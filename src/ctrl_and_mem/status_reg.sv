==> flow/design.v <==
module status_reg (
    input  logic        clk,
    input  logic        rst,
    input  logic        axi_status_en,
    input  logic        axi_status_we,
    input  logic [15:0] axi_status_addr,
    input  logic [63:0] axi_status_wdata,
    output logic [63:0] axi_status_rdata,
	input  logic		ctrl_finish_in,
    output logic 		global_en,
	output logic 		finish_flag
);
localparam ADDR_REG_EN    	= 16'h0000;
localparam ADDR_REG_FINISH	= 16'h0001;
logic reg_global_en;	 
logic reg_finish;		 
always_ff @(posedge clk or posedge rst) begin
	if (rst) begin
		reg_global_en	<= 1'b0;
		reg_finish		<= 1'b0;
	end else begin
		if(axi_status_en && axi_status_we && (axi_status_addr == ADDR_REG_EN)) begin
			reg_global_en	<= axi_status_wdata[0];
		end
		reg_finish		<= ctrl_finish_in;
	end
end
assign global_en = reg_global_en;
logic axi_status_rd_en_d, axi_status_rd_en_q;
logic [15:0] axi_status_addr_d, axi_status_addr_q;
assign axi_status_rd_en_d = axi_status_en && !axi_status_we;
assign axi_status_addr_d = axi_status_addr;
always_ff @(posedge clk or posedge rst) begin
    if (rst) begin
        axi_status_rd_en_q <= 1'b0;
        axi_status_addr_q <= 16'b0;
    end else begin
        axi_status_rd_en_q <= axi_status_rd_en_d;
        axi_status_addr_q <= axi_status_addr_d;
    end
end
always_comb begin
    if (axi_status_rd_en_q) begin
        case (axi_status_addr_q)
            ADDR_REG_EN:     axi_status_rdata = {63'b0, reg_global_en};
            ADDR_REG_FINISH: axi_status_rdata = {63'b0, reg_finish};
            default:         axi_status_rdata = 64'b0;
        endcase
    end else begin
        axi_status_rdata = 64'b0;
    end
end
assign finish_flag = reg_finish;
endmodule
# ---- Tool chain data of status_reg
# What the tools print for status_reg, step after step.
# Line numbers count from 1 in the design file above.
# Operators carry their Yosys type and port widths (W data, S select, Z words).
# Library cell names are shortened.
# A cell with - has no value.
dict set report design {
  top_module {status_reg}
  clock {clk}
  lib {sky130hd}
  lib_corner {tt_025C_1v80}
}

# ---- After elaboration
# Yosys after proc, flatten, opt, wreduce and memory -nomap, before mapping. Enables and synchronous resets that opt folds into registers are not counted as muxes. Memory bits, and registers merged into a memory's read port (data or address), are not among the register bits. Print and check cells are not counted. Equal cells are merged and count once.
dict set report word_totals {
  in_bits 85
  word_cells 13
  regBits 19
  output_inout_bits 66
}
dict set report classes {
  reduce_logical 6
  equal 1
  muxes 2
}
# cell count
set op_table {}
lappend op_table {{$logic_not A16 Y1} 2}
lappend op_table {{$eq A16 B1 Y1 const B} 1}
lappend op_table {{$logic_and A1 B1 Y1} 3}
lappend op_table {{$pmux W1 S2} 1}
lappend op_table {{$logic_not A1 Y1} 1}
lappend op_table {{$mux W1} 1}

# ---- Depth
# Longest topological path by Yosys (ltp), each cell counted once; first at word level (registers and memories cut), then after technology mapping (sequential cells cut; the memories' decode and read muxes count).
dict set report logic_depth {
  ltp_word 3
  ABC_AREA 0
  mapped_depth 4
  depth_no_buf 4
}

# ---- Synthesis result
# Source: synth_stat.txt of the flow (Yosys; design flattened, memories mapped). It holds for the ABC_AREA given above (unset counts as 0); a run with the other value may have another netlist.
# cell count type_area_um2
set by_type {}
lappend by_type {dfrtp_1 19 475.456}
lappend by_type {buf_4 63 472.954}
lappend by_type {nor4_1 6 37.536}
lappend by_type {nor4_4 1 21.27}
lappend by_type {nand4_1 2 12.512}
lappend by_type {mux2_1 1 11.261}
lappend by_type {mux2i_1 1 10.01}
lappend by_type {nor4b_1 1 8.758}
lappend by_type {and3_1 1 6.256}
lappend by_type {nor2b_1 1 6.256}
lappend by_type {conb_1 1 3.754}
lappend by_type {inv_1 1 3.754}
lappend by_type {nor2_1 1 3.754}
dict set report synth_totals {
  area_um2 1073.5
  n_buf 63
  ffs 19
  cell_count 99
  sequential_area_um2 475.5
}

# ---- Worst setup path after synthesis
# OpenSTA on the mapped netlist: ideal clock, no wires. The path of least setup slack (recovery checks aside). Input and output delay are each 20% of the period. Register names are those of the netlist, which keeps one name where synthesis merged equal registers.
dict set report synth_timing {
  kind {flip-flop to output port}
  start {register axi_status_addr_q[12]}
  end {output port axi_status_rdata[0]}
  path_buffers 0
  path_stages 4
  setup_slack_ns -0.013
  launch_ns 0.000
  path_delay_ns 0.917
  required_ns 0.904
  clock_period_ns 1.13
  output_delay_ns 0.226
  arrival_ns 0.917
  period_less_setup_slack_ns 1.143
}
# "path_delay_ns" = arrival - input delay + setup time.
# A path that ends at an output port has no setup time.
# "path_stages" counts driving pins, that of a launching flip-flop among them; a cell with two outputs on the path counts twice.
# "period_less_setup_slack_ns" is the clock period less the worst setup slack; recovery checks do not enter. This is arithmetic on one report: input and output delays are still those of the set period (20% each).
# Between the ends stands the longest chain of elaborated cells between them, by number of cells; it is not shown to be the way that was timed. Of several equally long chains one is given.
# Each line given opens the expression or statement behind the cell; cells for indexed reads and writes are added by Yosys, which also makes memories of some case tables.
dict set report synth_between {
  cell_sequence {dfrtp_1 > nor4b_1 > nand4_1 > nor2_1}
  elab_chain_cells 3
  cone_cells 4
  cone_lines 2
  cone_classes {eq/ne (1); mux (2); reduce/logical (1)}
}
# item line_no
set synth_rtl {}
lappend synth_rtl {{start, declared} 30} ;# logic [15:0] axi_status_addr_d, axi_status_addr_q;
lappend synth_rtl {{start, assigned} 36} ;# axi_status_addr_q <= 16'b0;
lappend synth_rtl {{start, assigned} 39} ;# axi_status_addr_q <= axi_status_addr_d;
lappend synth_rtl {{$eq A16 B1 Y1} 44} ;# case (axi_status_addr_q)
lappend synth_rtl {{$pmux W1 S2} 44}
lappend synth_rtl {{$mux W1} 43} ;# if (axi_status_rd_en_q) begin
lappend synth_rtl {{end, declared} 8} ;# output logic [63:0] axi_status_rdata,

# ---- Path in the finished layout
# Path of least setup slack in the final report of entry A (OpenROAD, finished layout, wires in). Where an end is a register, its clock arrival counts in the times.
dict set report layout_timing {
  kind {flip-flop to output port}
  start {register axi_status_addr_q[4]}
  end {output port axi_status_rdata[0]}
  setup_slack_ns -0.38
  path_stages 5
  arrival_ns 1.37
  launch_ns 0.28
  output_delay_ns 0.25
  path_buffers 1
  clock_period_ns 1.24
  required_ns 0.99
}
# Between the ends stands the longest chain of elaborated cells between them, by number of cells; it is not shown to be the way that was timed. Of several equally long chains one is given.
dict set report layout_between {
  cell_sequence {dfrtp_1 > nor4_2 > nand4_1 > nor2_1 > buf_2}
  elab_chain_cells 3
  cone_cells 4
  cone_lines 2
  cone_classes {eq/ne (1); mux (2); reduce/logical (1)}
}
# item line_no
set layout_rtl {}
lappend layout_rtl {{start, declared} 30} ;# logic [15:0] axi_status_addr_d, axi_status_addr_q;
lappend layout_rtl {{start, assigned} 36} ;# axi_status_addr_q <= 16'b0;
lappend layout_rtl {{start, assigned} 39} ;# axi_status_addr_q <= axi_status_addr_d;
lappend layout_rtl {{$eq A16 B1 Y1} 44} ;# case (axi_status_addr_q)
lappend layout_rtl {{$pmux W1 S2} 44}
lappend layout_rtl {{$mux W1} 43} ;# if (axi_status_rd_en_q) begin
lappend layout_rtl {{end, declared} 8} ;# output logic [63:0] axi_status_rdata,

; Below are 2 stored runs of the flow (Yosys, OpenROAD; platform sky130hd) on status_reg, each with its settings and what was measured, unordered. Constraints: input delay and output delay 20% of the set period each, output load 0.01 pF.
; "period_less_ws_ns": clock period set for the run, less the worst setup slack. It is reckoned from that one timing run; input and output delays stay at 20% of the period that was set.
; By "worst_setup_path_time_ns" is meant the share of the clock period that the worst setup path is allowed (20% is reserved at inputs, 20% at outputs), minus its slack. Clock arrival times at its registers enter into it.
; "total_power_w" rests on the timing tool's default activity at the inputs, not on a simulated workload.

[entry A: settings]
period_ns = 1.24
CORE_UTILIZATION = 46
CAP_MARGIN = 20
CORE_MARGIN = 2
SLEW_MARGIN = 20
[entry A: results]
total_power_w = 0.001152
final_die_area_um2 = 2736.3
yosys.chip_area_um2 = 1073.5
utilization_frac = 0.545
final_setup_tns_ns = -0.381
worst_setup_slack_ns = -0.381
worst_setup_path_time_ns = 1.37
worst_path_kind = flip-flop to output port
period_less_ws_ns = 1.621

[entry B: settings]
period_ns = 1.52
CORE_UTILIZATION = 55
PLACE_DENSITY_LB_ADDON = 0.01
CELL_PAD_IN_SITES_GLOBAL_PLACEMENT = 2
CELL_PAD_IN_SITES_DETAIL_PLACEMENT = 1
TNS_END_PERCENT = 75
GPL_TIMING_DRIVEN = 1
GPL_ROUTABILITY_DRIVEN = 0
CTS_CLUSTER_DIAMETER = 65
CAP_MARGIN = 20
SLEW_MARGIN = 30
MIN_ROUTING_LAYER = met1
CORE_MARGIN = 2
[entry B: results]
outcome = no final report: placement broke off with FLW-0024
